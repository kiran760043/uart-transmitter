==> flow/design.v <==
`timescale 1ns / 1ps
module baud_rate(clk, rst, baud_clk);
    input  wire clk;
    input  wire rst;
    output reg  baud_clk;
    reg [13:0] count;
    reg [13:0] br = 14'h37F;            
    always@(posedge clk or posedge rst)
        begin
            if(rst) begin
                count = 0;    
            end else begin
                if(count == br)
                    count = 0;
                else
                    count = count + 1;
            end
        end
    always@(posedge clk)
        begin
            if(count < br/2) 
                baud_clk <= 0;
            else
                baud_clk <= 1;
        end
endmodule
## Tool chain data of baud_rate

Tool output for the design above, in the order of the flow.
Line numbers count from 1 in the design file above.
Operators: Yosys type, input widths -> output width; for muxes data width and select width s.
The mark -- stands for no value.

- Design top: baud_rate
- Clock: clk
- Standard-cell library: sky130hd
- Corner: tt_025C_1v80

## Word-level counts

Source: Yosys, flattened and elaborated, memories not mapped. Widths are those after wreduce; folded enables and synchronous resets count as part of the registers. Registers that Yosys merges into a memory's read port (data or address) are not register bits. Print and check cells do not count. Equal cells are merged and count once.

- Register bits after elaboration: 15
- Word-level cells: 7
- Output and inout bits: 1

- Equal/unequal tests: 1
- Order comparisons: 1
- Add/sub/neg operators: 1
- Muxes and demuxes: 2

Operators with widths:

| kind | count |
|---|---|
| $add 14x1->14 const B | 1 |
| $eq 14x10->1 const B | 1 |
| $lt 14x9->1 const B | 1 |
| $mux 14 | 1 |
| $mux 1 | 1 |

## Longest topological paths

Yosys ltp: most cells in a row. Word level: on the elaborated netlist, between registers, memories and ports. Mapped: between sequential cells and ports; inverters and the memories' decode and read muxes count.

- Depth in word-level cells: 2
- ABC_AREA: 0
- Mapped depth: 4
- Depth with buffers taken out: 4

## Mapped cells and area

Yosys stat after the flow's synthesis: flattened, memories mapped to cells. It holds for the ABC_AREA given above (unset counts as 0); a run with the other value may have another netlist.

- Synthesis area: 703.2 µm²
- Cells in the netlist: 67
- Sequential part of the area: 370.4 µm²
- Flip-flop cells: 15

Cell types:

| type | count | area in all (µm²) |
|---|---|---|
| sky130_fd_sc_hd__dfrtp_1 | 14 | 350.336 |
| sky130_fd_sc_hd__xor2_1 | 5 | 43.792 |
| sky130_fd_sc_hd__nand4_1 | 5 | 31.28 |
| sky130_fd_sc_hd__xnor2_1 | 3 | 26.275 |
| sky130_fd_sc_hd__nand3_1 | 5 | 25.024 |
| sky130_fd_sc_hd__o21ai_0 | 5 | 25.024 |
| sky130_fd_sc_hd__nor4_4 | 1 | 21.27 |
| sky130_fd_sc_hd__a21oi_1 | 4 | 20.019 |
| sky130_fd_sc_hd__dfxtp_1 | 1 | 20.019 |
| sky130_fd_sc_hd__nor4_1 | 3 | 18.768 |
| sky130_fd_sc_hd__or3_1 | 3 | 18.768 |
| sky130_fd_sc_hd__inv_1 | 4 | 15.014 |
| sky130_fd_sc_hd__ha_1 | 1 | 12.512 |
| sky130_fd_sc_hd__nand2_1 | 3 | 11.261 |
| sky130_fd_sc_hd__nor2_1 | 3 | 11.261 |
| sky130_fd_sc_hd__or4_4 | 1 | 11.261 |
| sky130_fd_sc_hd__nor3_1 | 2 | 10.01 |
| sky130_fd_sc_hd__and4_1 | 1 | 8.758 |

Other cell types: 3; their cells: 3.

## Timing after synthesis

OpenSTA on the mapped netlist: ideal clock, no wires. The path of least setup slack (recovery checks aside). Input and output delay are each 20% of the period. Register names are those of the netlist, which keeps one name where synthesis merged equal registers.

- Path kind: register to register
- Start: register count[13]
- End: register count[3]
- Library setup time: 0.133 ns
- Data required time: 1.477 ns
- Slack: 0.166 ns
- Data arrival time: 1.311 ns
- Period: 1.61 ns
- Path delay: 1.444 ns
- Driving pins on the path: 4
- Launch time at the first pin: 0.000 ns
- Period reached after synthesis: 1.444 ns

"path delay" = arrival - input delay + setup time.
"driving pins on the path": output pins that drive a net of the path, with the launching flip-flop's if there is one; two outputs of one cell count as two.
"period reached after synthesis" = period - worst setup slack (recovery checks aside). The figure is calculated, with input and output delays left at 20% of the set period.
Between the ends stands the longest chain of elaborated cells between them, by number of cells; it is not shown to be the way that was timed. Of several equally long chains one is given.
A line is the first line of the expression or statement that the cell stems from. Yosys adds cells for indexed reads and writes and turns some case tables into memories.
At most two assigning lines are given for a register; there are more.

- Cells stage by stage: sky130_fd_sc_hd__dfrtp_1 sky130_fd_sc_hd__or4_4 sky130_fd_sc_hd__nor4_4 sky130_fd_sc_hd__nor2_1
- Length of the longest elaborated chain: 2
- Elaborated cells between the ends (all ways): 2
- Source lines of those cells: 1
- Classes of those cells: 1 x eq/ne; 1 x mux

Ends and longest elaborated chain, after synthesis:

| what | line | text |
|---|---|---|
| start, declared | 6 | `reg [13:0] count;` |
| start, assigned | 11 | `count = 0;` |
| start, assigned | 16 | `count = count + 1;` |
| $eq 14x10->1 | 13 | `if(count == br)` |
| $mux 14 | 13 |  |
| end, assigned | 14 | `count = 0;` |
| end, assigned | 16 |  |
| end, declared | 6 |  |

## Worst path after layout

Path of least setup slack in the final report of run 1 (OpenROAD, finished layout, wires in). Where an end is a register, its clock arrival counts in the times.

- Path kind: register to register
- Start: register count[10]
- End: register count[8]
- Launch time at the first pin: 0.25 ns
- Period: 1.15 ns
- Data required time: 1.28 ns
- Driving pins on the path: 5
- Library setup time: 0.12 ns
- Data arrival time: 1.56 ns
- Slack: -0.28 ns

Between the ends stands the longest chain of elaborated cells between them, by number of cells; it is not shown to be the way that was timed. Of several equally long chains one is given.
At most two assigning lines are given for a register; there are more.

- Cells stage by stage: sky130_fd_sc_hd__dfrtp_1 sky130_fd_sc_hd__or4_4 sky130_fd_sc_hd__nor4_4 sky130_fd_sc_hd__buf_4 sky130_fd_sc_hd__a21oi_1
- Length of the longest elaborated chain: 2
- Elaborated cells between the ends (all ways): 2
- Source lines of those cells: 1
- Classes of those cells: 1 x eq/ne; 1 x mux

Ends and longest elaborated chain, after layout:

| what | line | text |
|---|---|---|
| start, declared | 6 | `reg [13:0] count;` |
| start, assigned | 11 | `count = 0;` |
| start, assigned | 16 | `count = count + 1;` |
| $eq 14x10->1 | 13 | `if(count == br)` |
| $mux 14 | 13 |  |
| end, assigned | 14 | `count = 0;` |
| end, assigned | 16 |  |
| end, declared | 6 |  |

Hand-over note for baud_rate

Record of 2 stored runs of the RTL-to-layout flow on baud_rate, platform sky130hd. The runs are unordered. Constraints: input delay and output delay 20% of the set period each, output load 0.01 pF.
"achieved period" means the clock period less the worst setup slack. The figure is calculated, with input and output delays left at 20% of the set period.
By "critical path time" is meant the share of the clock period that the worst setup path is allowed (20% is reserved at inputs, 20% at outputs), minus its slack. Clock arrival times at its registers enter into it.
"power consumption" is the tool's figure for a default switching activity; nothing was simulated.

### Run 1

==> flow/run.sh <==
#!/bin/bash
# the make line also repeats the synthesis and layout settings of config.mk as NAME=value (left out here)
make -C /OpenROAD-flow-scripts/flow DESIGN_CONFIG=/design/flow/config.mk WORK_HOME=/design/flow/orfs CLKGATE_MAP_FILE= finish
==> flow/config.mk <==
export PLATFORM = sky130hd
export DESIGN_NAME = baud_rate
export DESIGN_NICKNAME = baud_rate
export VERILOG_FILES = /design/flow/design.v
export SDC_FILE = /design/flow/constraint.sdc
export NUM_CORES = 4
export LEC_CHECK = 0
export CAP_MARGIN = 30
export CELL_PAD_IN_SITES_GLOBAL_PLACEMENT = 0
export CORE_ASPECT_RATIO = 0.88
export CORE_MARGIN = 3
export CORE_UTILIZATION = 19
export MAX_ROUTING_LAYER = met4
export PLACE_DENSITY_LB_ADDON = 0.25
export SLEW_MARGIN = 20
==> flow/constraint.sdc <==
create_clock -name core_clock -period 1.15 [get_ports {clk}]
set_input_delay 0.2300 -clock core_clock [delete_from_list [all_inputs] [get_ports {clk}]]
set_output_delay 0.2300 -clock core_clock [all_outputs]
set_load 0.01 [all_outputs]

Results of run 1:
- Die size: 4468.5 µm²
- Summed negative setup slack: -2.481 ns
- Critical path time: 1.43 ns
- Kind of the worst setup path: register to register
- Synthesis area: 703.2 µm²
- Utilization after layout: 29.6%
- Setup slack of the critical path: -0.278 ns
- Achieved period: 1.428 ns
- Standard-cell area after layout: 1038.5 µm²
- Power consumption: 0.0009741 W

### Run 2

==> flow/run.sh <==
#!/bin/bash
# the make line also repeats the synthesis and layout settings of config.mk as NAME=value (left out here)
make -C /OpenROAD-flow-scripts/flow DESIGN_CONFIG=/design/flow/config.mk WORK_HOME=/design/flow/orfs CLKGATE_MAP_FILE= finish
==> flow/config.mk <==
export PLATFORM = sky130hd
export DESIGN_NAME = baud_rate
export DESIGN_NICKNAME = baud_rate
export VERILOG_FILES = /design/flow/design.v
export SDC_FILE = /design/flow/constraint.sdc
export NUM_CORES = 4
export LEC_CHECK = 0
export CAP_MARGIN = 20
export CORE_MARGIN = 2
export CORE_UTILIZATION = 40
export SETUP_SLACK_MARGIN = 0.24
export SLEW_MARGIN = 20
==> flow/constraint.sdc <==
create_clock -name core_clock -period 1.58 [get_ports {clk}]
set_input_delay 0.3160 -clock core_clock [delete_from_list [all_inputs] [get_ports {clk}]]
set_output_delay 0.3160 -clock core_clock [all_outputs]
set_load 0.01 [all_outputs]

Results of run 2:
- Critical path time: 1.55 ns
- Kind of the worst setup path: register to register
- Achieved period: 1.547 ns
- Setup slack of the critical path: 0.033 ns
- Standard-cell area after layout: 930.9 µm²
- Power consumption: 0.0006103 W
- Utilization after layout: 55.1%
- Synthesis area: 703.2 µm²
- Die size: 2109.1 µm²
- Summed negative setup slack: 0.000 ns

End of note.
